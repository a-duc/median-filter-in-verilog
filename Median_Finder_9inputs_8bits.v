==> flow/design.v <==
module Ascending_Sorter_3inputs_8bits(min, mid, max, 
                                      in0, in1, in2,
                                      clk);
    input   wire        clk;
    input   wire [7:0]  in0, in1, in2;
    output  reg  [7:0]  min, mid, max;
    reg [7:0] rin0, rin1, rin2;
    reg       cmp0, cmp1, cmp2;   
    always @(posedge clk) begin
        rin0 <= in0;
        rin1 <= in1;
        rin2 <= in2;
        cmp0 <= (in0 < in1);
        cmp1 <= (in1 < in2);
        cmp2 <= (in2 < in0);
        case ({cmp0, cmp1, cmp2})
            3'b110: begin min <= rin0; mid <= rin1; max <= rin2; end 
            3'b100: begin min <= rin0; mid <= rin2; max <= rin1; end 
            3'b010: begin min <= rin1; mid <= rin0; max <= rin2; end 
            3'b011: begin min <= rin1; mid <= rin2; max <= rin0; end 
            3'b101: begin min <= rin2; mid <= rin0; max <= rin1; end 
            3'b001: begin min <= rin2; mid <= rin1; max <= rin0; end 
            default: begin min <= rin0; mid <= rin1; max <= rin2; end
        endcase
    end 
endmodule
module Median_Finder_9inputs_8bits(
    output wire [7:0] median_pixel,
    input  wire [7:0] pixel0, pixel1, pixel2,
    input  wire [7:0] pixel3, pixel4, pixel5,
    input  wire [7:0] pixel6, pixel7, pixel8,
    input  wire       clk
);
    wire    [7:0] wmin0, wmid0, wmax0;
    wire    [7:0] wmin1, wmid1, wmax1;
    wire    [7:0] wmin2, wmid2, wmax2;
    wire    [7:0] wmax_col0, wmid_col1, wmin_col2;
    Ascending_Sorter_3inputs_8bits Row0(
        .min(wmin0), .mid(wmid0), .max(wmax0),
        .in0(pixel0), .in1(pixel1), .in2(pixel2),
        .clk(clk)
    );
    Ascending_Sorter_3inputs_8bits Row1(
        .min(wmin1), .mid(wmid1), .max(wmax1),
        .in0(pixel3), .in1(pixel4), .in2(pixel5),
        .clk(clk)
    );
    Ascending_Sorter_3inputs_8bits Row2(
        .min(wmin2), .mid(wmid2), .max(wmax2),
        .in0(pixel6), .in1(pixel7), .in2(pixel8),
        .clk(clk)
    );
    Ascending_Sorter_3inputs_8bits FindMax(
        .max(wmax_col0),
        .in0(wmin0), .in1(wmin1), .in2(wmin2),        
        .clk(clk)
    );
    Ascending_Sorter_3inputs_8bits FindMid(
        .mid(wmid_col1),
        .in0(wmid0), .in1(wmid1), .in2(wmid2),        
        .clk(clk)
    );
    Ascending_Sorter_3inputs_8bits FindMin(
        .min(wmin_col2),
        .in0(wmax0), .in1(wmax1), .in2(wmax2),        
        .clk(clk)
    );
    Ascending_Sorter_3inputs_8bits FindMedian(
        .mid(median_pixel),
        .in0(wmax_col0), .in1(wmid_col1), .in2(wmin_col2),
        .clk(clk)
    );
endmodule
# Reports on Median_Finder_9inputs_8bits
# The steps from the RTL of Median_Finder_9inputs_8bits to its reports follow in flow order.
# Line numbers count from 1 in the design file above.
# Cell names lack the library's common part.
# Not given: --
[design]
design = "Median_Finder_9inputs_8bits"
clock_port = "clk"
library = "sky130hd"
pvt_corner = "tt_025C_1v80"

# After elaboration
# Source: Yosys, flattened and elaborated, memories not mapped. Widths are those after wreduce; folded enables and synchronous resets count as part of the registers. Registers that Yosys merges into a memory's read port (data or address) are not register bits. Print and check cells do not count. Equal cells are merged and count once.
[word_totals]
ff_bits = 293
inputBits = 73
word_cells = 146
[op_classes]
cmp = 21
eq_ne = 31
mux = 13
reduce_logical = 26
[ops]
columns = ["op", "count"]
rows = [
  ["parallel mux 8 bit (select 2 bit)", 13],
  ["less-than comparator 8 bit", 21],
  ["OR reduction 2 bit", 26],
  ["equality test 3 x 2 -> 1 bit (second input constant)", 13],
  ["equality test 3 bit (second input constant)", 13],
  ["equality test 3 x 1 -> 1 bit (second input constant)", 5],
]

# Longest topological paths
# Depth = most cells in a row (Yosys ltp): at word level without a register or memory, in the mapped netlist without a sequential cell, where the memories' decode and read muxes count.
[logic_depth]
word_depth = 3
ABC_AREA = 1
depth_mapped = 8

# Synthesis result
# Yosys stat after the flow's synthesis: flattened, memories mapped to cells. It holds for the ABC_AREA given above (unset counts as 0); a run with the other value may have another netlist.
# Totals and module areas in this step are rounded.
[synth_totals]
mapped_cells = 1499
synth_area_um2 = 12330
sequential_area_um2 = 5866
flip_flops = 293
buffers = 6
[types]
columns = ["cell_type", "count"]
rows = [
  ["dfxtp_1", 293],
  ["ha_1", 147],
  ["nand2_1", 432],
  ["inv_1", 297],
  ["nand3_1", 88],
  ["a21oi_1", 84],
  ["o211ai_1", 32],
  ["o221ai_1", 16],
  ["o21ai_0", 23],
  ["nor2_4", 9],
  ["nand2_2", 16],
  ["nor2_1", 26],
  ["nand2_4", 4],
  ["o21ai_2", 4],
  ["inv_2", 8],
  ["nor2_2", 3],
  ["o22ai_1", 3],
  ["buf_4", 2],
]
# Not listed: further types 6, cells in them 12.

# Timing after synthesis
# Source: OpenSTA report_checks on the synthesized netlist (no wires, ideal clock, input and output delay 20% of the period each), path of least setup slack; recovery checks are left aside. Register names are those of the netlist, which keeps one name where synthesis merged equal registers.
[synth_path]
path_type = "input port to flip-flop"
start = "in pixel0[7]"
end = "reg Row0.cmp2"
clock_period_ns = 2.68
in_delay_ns = 0.536
t_first_pin_ns = 0.536
arrival_time_ns = 1.141
required_time_ns = 2.610
slack_ns = 1.469
delay_ns = 0.675
driving_pins = 5
n_path_buf = 0
synth_period_reached_ns = 1.211
# "delay_ns" = arrival - input delay + setup time.
# "driving_pins" counts driving pins, that of a launching flip-flop among them; a cell with two outputs on the path counts twice.
# "synth_period_reached_ns" is the clock period less the worst setup slack; recovery checks do not enter. This is arithmetic on one report: input and output delays are still those of the set period (20% each).
# The rows between start and end are the longest chain of elaborated cells between them; the timing report does not say that the signal goes this way. Where chains are equally long, one stands for them.
# A line is the first line of the expression or statement that the cell stems from. Yosys adds cells for indexed reads and writes and turns some case tables into memories.
[synth_between]
cell_sequence = "inv_1 ha_1 a21oi_1 o21ai_0 a21oi_1"
elab_chain_cells = 1
cells_between = 1
[synth_rtl]
columns = ["item", "line", "source"]
rows = [
  ["start: declaration", 29, "input  wire [7:0] pixel0, pixel1, pixel2,"],
  ["less-than comparator 8 bit", 15, "cmp2 <= (in2 < in0);"],
  ["end: assignment", 15, ""],
  ["end: declaration", 8, "reg       cmp0, cmp1, cmp2;"],
]

# Timing after layout
# Path of least setup slack in the final report of stored run 2 (OpenROAD, finished layout, wires in). Where an end is a register, its clock arrival counts in the times.
[layout_path]
path_type = "flip-flop to flip-flop"
start = "reg Row1.cmp1"
end = "reg Row1.max[4]"
clock_period_ns = 0.995
t_first_pin_ns = 0.49
arrival_time_ns = 1.85
required_time_ns = 1.51
slack_ns = -0.34
driving_pins = 8
n_path_buf = 1
# The rows between start and end are the longest chain of elaborated cells between them; the timing report does not say that the signal goes this way. Where chains are equally long, one stands for them.
# A register here has more assigning lines than the two given.
[layout_between]
cell_sequence = "dfxtp_4 inv_2 nand2_4 inv_1 nor2_4 nand2_1 o211ai_1 buf_4"
elab_chain_cells = 3
cells_between = 7
[layout_rtl]
columns = ["item", "line", "source"]
rows = [
  ["start: declaration", 8, "reg       cmp0, cmp1, cmp2;"],
  ["start: assignment", 14, "cmp1 <= (in1 < in2);"],
  ["equality test 3 x 2 -> 1 bit", 16, "case ({cmp0, cmp1, cmp2})"],
  ["OR reduction 2 bit", "--", ""],
  ["parallel mux 8 bit (select 2 bit)", 16, ""],
  ["end: assignment", 17, "3'b110: begin min <= rin0; mid <= rin1; max <= rin2; end"],
  ["end: assignment", 18, "3'b100: begin min <= rin0; mid <= rin2; max <= rin1; end"],
  ["end: declaration", 6, "output  reg  [7:0]  min, mid, max;"],
]

# Module Median_Finder_9inputs_8bits, platform sky130hd: 2 stored runs of the flow (Yosys, OpenROAD) with differing settings, in no particular order. Input and output delays are each 20% of the period that was set; the output load is 0.01 pF.
# By "achieved_clock_period_ns" is meant the clock period of the run minus its worst setup slack. This is arithmetic on one report: input and output delays are still those of the set period (20% each).
# "worst_path_allowed_less_slack_ns" is the time allowed to the run's worst setup path (the clock period less input and output delay, where it has them) less its slack. Clock arrival times count: a late capture clock shortens it, a late launch clock lengthens it.
# "power_w": no workload was simulated; the value follows from the tool's default switching activity.
# The results are shown rounded.

[[run]]
name = "stored run 1"
[run.settings]
period_ns = 0.967
CORE_UTILIZATION = 66
PLACE_DENSITY = 0.69
CORE_ASPECT_RATIO = 0.78
CELL_PAD_IN_SITES_GLOBAL_PLACEMENT = 3
TNS_END_PERCENT = 20
ABC_AREA = 0
GPL_ROUTABILITY_DRIVEN = 0
CTS_CLUSTER_DIAMETER = 145
CAP_MARGIN = 5
SLEW_MARGIN = 15
CORE_MARGIN = 2
[run.results]
outcome = "not finished: placement ended with error GPL-0301"

[[run]]
name = "stored run 2"
[run.settings]
period_ns = 0.995
CORE_UTILIZATION = 58
PLACE_DENSITY_LB_ADDON = 0.29
CORE_ASPECT_RATIO = 1.92
TNS_END_PERCENT = 15
ABC_AREA = 1
GPL_ROUTABILITY_DRIVEN = 1
CTS_CLUSTER_SIZE = 83
CTS_CLUSTER_DIAMETER = 163
CAP_MARGIN = 35
CORE_MARGIN = 2
SLEW_MARGIN = 20
[run.results]
yosys_chip_area_um2 = 12330
design.die.area_um2 = 22500
finalCellArea_um2 = 15340
utilization_pct = 72.7
worstSetupSlack_ns = -0.335
tns_setup_ns = -18.30
hold_worst_slack_ns = 0.023
power_w = 0.03595
achieved_clock_period_ns = 1.330
worst_path_allowed_less_slack_ns = 1.33
worst_path_kind = "flip-flop to flip-flop"
